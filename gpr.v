==> flow/design.v <==
module gpr(
input [31:0]aluout,
input [31:0]dm_out,
input [31:0]pc_4,
input [2:0]write_sel,
input en,
input clk,
input rst,
output wire [31:0]busa,
output wire [31:0]busb,
input [4:0]ra,
input [4:0]rb,
input [4:0]wr1,
input [4:0]wr2,
input [1:0]regdst,
input less,
input carry,
input addi,
input lb,
input [31:0]cp0_out
);
reg [31:0]data[31:0];
integer i;
reg [4:0]wr;
reg [31:0]din;
initial
begin
for(i=0;i<32;i=i+1) data[i]=0;
end
always @(posedge clk)begin
case(regdst)
2'b00:begin
wr = wr1;
end
2'b01:begin
wr = wr2;
end
2'b10:begin
wr = 5'b11111;
end
2'b11:begin
wr = 5'b11111;
end
default:;
endcase
case(write_sel)
3'b000:begin
din = aluout;
end
3'b001:begin
	if(lb) din = {{24{dm_out[7]}},dm_out[7:0]};
	else din = dm_out;
end
3'b010:begin
din = pc_4;
end
3'b011:begin
if(less) din=32'h00000001;
else din =32'h00000000;
end
3'b100:begin
din = cp0_out;
end
default:;
endcase
if(rst)begin
for(i=0;i<32;i=i+1) data[i]=0;
end
if(en)begin
	if(wr!=0)begin
		if(addi&&carry)begin
			data[wr]=din;
			data[5'b11110]=1;
		end
		else data[wr]=din;
	end
end
end
assign busa=data[ra];
assign busb=data[rb]; 
endmodule
### Tool chain data of gpr

Tool output for the design above, in the order of the flow.
Line numbers count from 1 in the design file above.
Cell names lack the library's common part.
The mark n/a stands for no value.

* top: gpr
* clock input: clk
* standard-cell library: sky130hd
* corner: tt_025C_1v80

### Elaborated design

Counts by Yosys on the flattened word-level netlist (proc, flatten, opt, wreduce; memories kept). Register bits leave out memories and registers merged into their read ports (data or address); mux counts leave out enables and synchronous resets folded into registers. Print and check cells are left out. Cells with the same type and inputs are merged into one.
Memory sizes are those after Yosys's memory passes, which may raise the word count (mostly to a power of two), join words into wider ones and drop unused or constant bits.

* add/subtract/negate cells: 0
* multipliers: 0
* div/mod/pow operators: 0
* order comparisons: 0
* eq/ne operators: 8
* shifts and indexed selects: 0
* muxes and demuxes: 22
* bitwise gates (word level): 5
* reductions and logical operators: 5

Operators with widths (number)
* 32-bit 2-to-1 mux: 9
* 32-bit parallel mux with 5-bit select: 1
* 5-bit parallel mux with 3-bit select: 1
* 5-bit 2-to-1 mux: 3
* 1-bit 2-to-1 mux: 8
* 3-bit by 2-bit equality test with 1-bit output (second input constant): 2
* 5-bit equality test (second input constant): 1
* 5-bit nonzero test: 1
* 2-bit equality test (second input constant): 2
* 3-bit by 1-bit equality test with 1-bit output (second input constant): 1
* 3-bit equality test (second input constant): 1
* 3-bit zero test: 1
* 1-bit AND: 2
* 1-bit bitwise OR: 2
* 2-bit by 1-bit equality test with 1-bit output (second input constant): 1
* 2-bit zero test: 1
* 2-bit OR reduction: 1
* 1-bit logical AND: 1
* 1-bit inverter: 1

* register bits after elaboration: 32
* latch bits: 0
* RAM bits: 1024
* ROM bits: 0
* memories kept: 1
* input bits: 160
* output and inout bits: 64

Memories
* data: depth 32, width 32, line 22 `reg [31:0]data[31:0];`

### Depth

Longest topological path by Yosys (ltp), each cell counted once; first at word level (registers and memories cut), then after technology mapping (sequential cells cut; the memories' decode and read muxes count).

* depth in word-level cells: 11
* ABC_AREA: 0
* mapped depth: 9
* mapped depth without buffers: 5

### After synthesis

Yosys stat after the flow's synthesis: flattened, memories mapped to cells. It holds for the ABC_AREA given above (unset counts as 0); a run with the other value may have another netlist.

Cells by type
* edfxtp_1: number 1024, area in all 3.07E+04 um2
* mux4_2: number 512, area in all 1.15E+04 um2
* nor2_1: number 977, area in all 3.67E+03 um2
* o22ai_1: number 277, area in all 1.73E+03 um2
* clkbuf_1: number 249, area in all 934.646 um2
* dfxtp_1: number 32, area in all 640.614 um2
* buf_2: number 127, area in all 635.61 um2
* nor4_1: number 64, area in all 400.384 um2
* nand2_1: number 76, area in all 285.274 um2
* mux2i_1: number 27, area in all 270.259 um2
* nand2b_1: number 36, area in all 225.216 um2
* nand3_1: number 44, area in all 220.211 um2
* nor3_1: number 40, area in all 200.192 um2
* o21ai_0: number 40, area in all 200.192 um2
* a21oi_1: number 34, area in all 170.163 um2
* inv_1: number 42, area in all 157.651 um2
* o21ai_1: number 25, area in all 125.12 um2
* buf_1: number 23, area in all 86.333 um2

Not listed: further types 33, cells in them 82.

* cells in the netlist: 3731
* synthesis area: 52859.4 um2
* area of sequential cells: 31390.1 um2
* flip-flop cells: 1056
* buffers: 404

### Path before layout

Path of least setup slack by OpenSTA after synthesis, without wires, with an ideal clock, recovery checks aside; 20% of the period is set as input and as output delay. Where synthesis merged equal registers, the netlist keeps one of their names.

* path type: in2reg
* start point: input regdst[0]
* end point: memory data[3][0]
* clock period: 3.63 ns
* external input delay: 0.726 ns
* library setup time: 0.394 ns
* time at the first pin: 0.726 ns
* arrival: 2.687 ns
* data required time: 3.236 ns
* path slack: 0.549 ns
* path delay: 2.355 ns
* stages: 6
* buffers on the path: 1
* synthesis period reached: 3.081 ns

"path delay" is the arrival time less input delay plus setup time.
"stages" counts driving pins, that of a launching flip-flop among them; a cell with two outputs on the path counts twice.
"synthesis period reached" is the clock period less the worst setup slack; recovery checks do not enter. This is arithmetic on one report: input and output delays are still those of the set period (20% each).
The rows between start and end are the longest chain of elaborated cells between them; the timing report does not say that the signal goes this way. Where chains are equally long, one stands for them.
Each line given opens the expression or statement behind the cell; cells for indexed reads and writes are added by Yosys, which also makes memories of some case tables.
The path ends at the enable pin of a flip-flop; only ways to that pin are counted.

* cell sequence: buf_2 or3_1 a211oi_2 and3_1 nand2_1 nand2b_1
* length of the longest elaborated chain: 11

Ends and longest elaborated chain, after synthesis
* start: declaration: line 15 `input [1:0]regdst,`
* 2-bit equality test: line 31 `case(regdst)`
* 2-bit OR reduction
* 5-bit parallel mux with 3-bit select: line 31
* 5-bit 2-to-1 mux: line 71 `if(addi&&carry)begin`
* 5-bit 2-to-1 mux: line 70 `if(wr!=0)begin`
* 5-bit 2-to-1 mux: line 69 `if(en)begin`
* 5-bit equality test
* 1-bit AND
* 1-bit inverter
* 1-bit AND
* 1-bit bitwise OR
* end: declaration: line 22 `reg [31:0]data[31:0];`

### Timing after layout

From the final timing report of flow run A: the path of least setup slack in the routed layout; clock arrival at registers is part of the times.

* path type: in2out
* start point: input rb[1]
* end point: output busb[20]
* clock period: 3.54 ns
* external input delay: 0.71 ns
* time at the first pin: 0.71 ns
* arrival: 2.74 ns
* data required time: 2.83 ns
* path slack: 0.09 ns
* stages: 8
* buffers on the path: 5

The rows between start and end are the longest chain of elaborated cells between them; the timing report does not say that the signal goes this way. Where chains are equally long, one stands for them.
The chain passes a memory read, where the word-level depth is cut; so it can be longer than that depth.

* cell sequence: clkbuf_16 clkbuf_16 buf_4 buf_16 mux4_2 o22ai_4 nor4_4 buf_2
* length of the longest elaborated chain: 1

Ends and longest elaborated chain, post-layout
* start: declaration: line 12 `input [4:0]rb,`
* memory 32 x 32 bit: line 22 `reg [31:0]data[31:0];`
* end: declaration: line 10 `output wire [31:0]busb,`

FLOW RESULTS
============

Module gpr, platform sky130hd: 2 stored runs of the flow (Yosys, OpenROAD) with differing settings, in no particular order. Input and output delays are each 20% of the period that was set; the output load is 0.01 pF.
By "clock period achieved" is meant the clock period of the run minus its worst setup slack. This is arithmetic on one report: input and output delays are still those of the set period (20% each).

### Flow run A

Settings: `period_ns=3.54`, `CORE_UTILIZATION=24`, `SETUP_SLACK_MARGIN=0.42`, `PLACE_DENSITY_LB_ADDON=0.16`, `CELL_PAD_IN_SITES_DETAIL_PLACEMENT=0`, `GPL_TIMING_DRIVEN=0`, `CTS_CLUSTER_SIZE=17`, `CTS_CLUSTER_DIAMETER=234`, `SLEW_MARGIN=5`, `MIN_ROUTING_LAYER=met1`, `CAP_MARGIN=20`, `CORE_MARGIN=2`

- Die size: 224018.0 um2
- Standard-cell area after layout: 67692.4 um2
- Total negative slack: 0.000 ns
- Clock period achieved: 3.450 ns
- Chip area after synthesis (Yosys): 52859.4 um2
- Final design utilization: 30.9 %
- Setup slack of the critical path: 0.090 ns

### Flow run B

Settings: `period_ns=3.67`, `CORE_UTILIZATION=50`, `SETUP_SLACK_MARGIN=0.01`, `PLACE_DENSITY_LB_ADDON=0.09`, `TNS_END_PERCENT=45`, `GPL_TIMING_DRIVEN=1`, `GPL_ROUTABILITY_DRIVEN=1`, `CAP_MARGIN=5`, `MIN_ROUTING_LAYER=met1`, `CORE_MARGIN=2`, `SLEW_MARGIN=20`

- Die size: 108336.0 um2
- Standard-cell area after layout: 65313.9 um2
- Total negative slack: -0.026 ns
- Clock period achieved: 3.693 ns
- Chip area after synthesis (Yosys): 52859.4 um2
- Final design utilization: 62.1 %
- Setup slack of the critical path: -0.023 ns
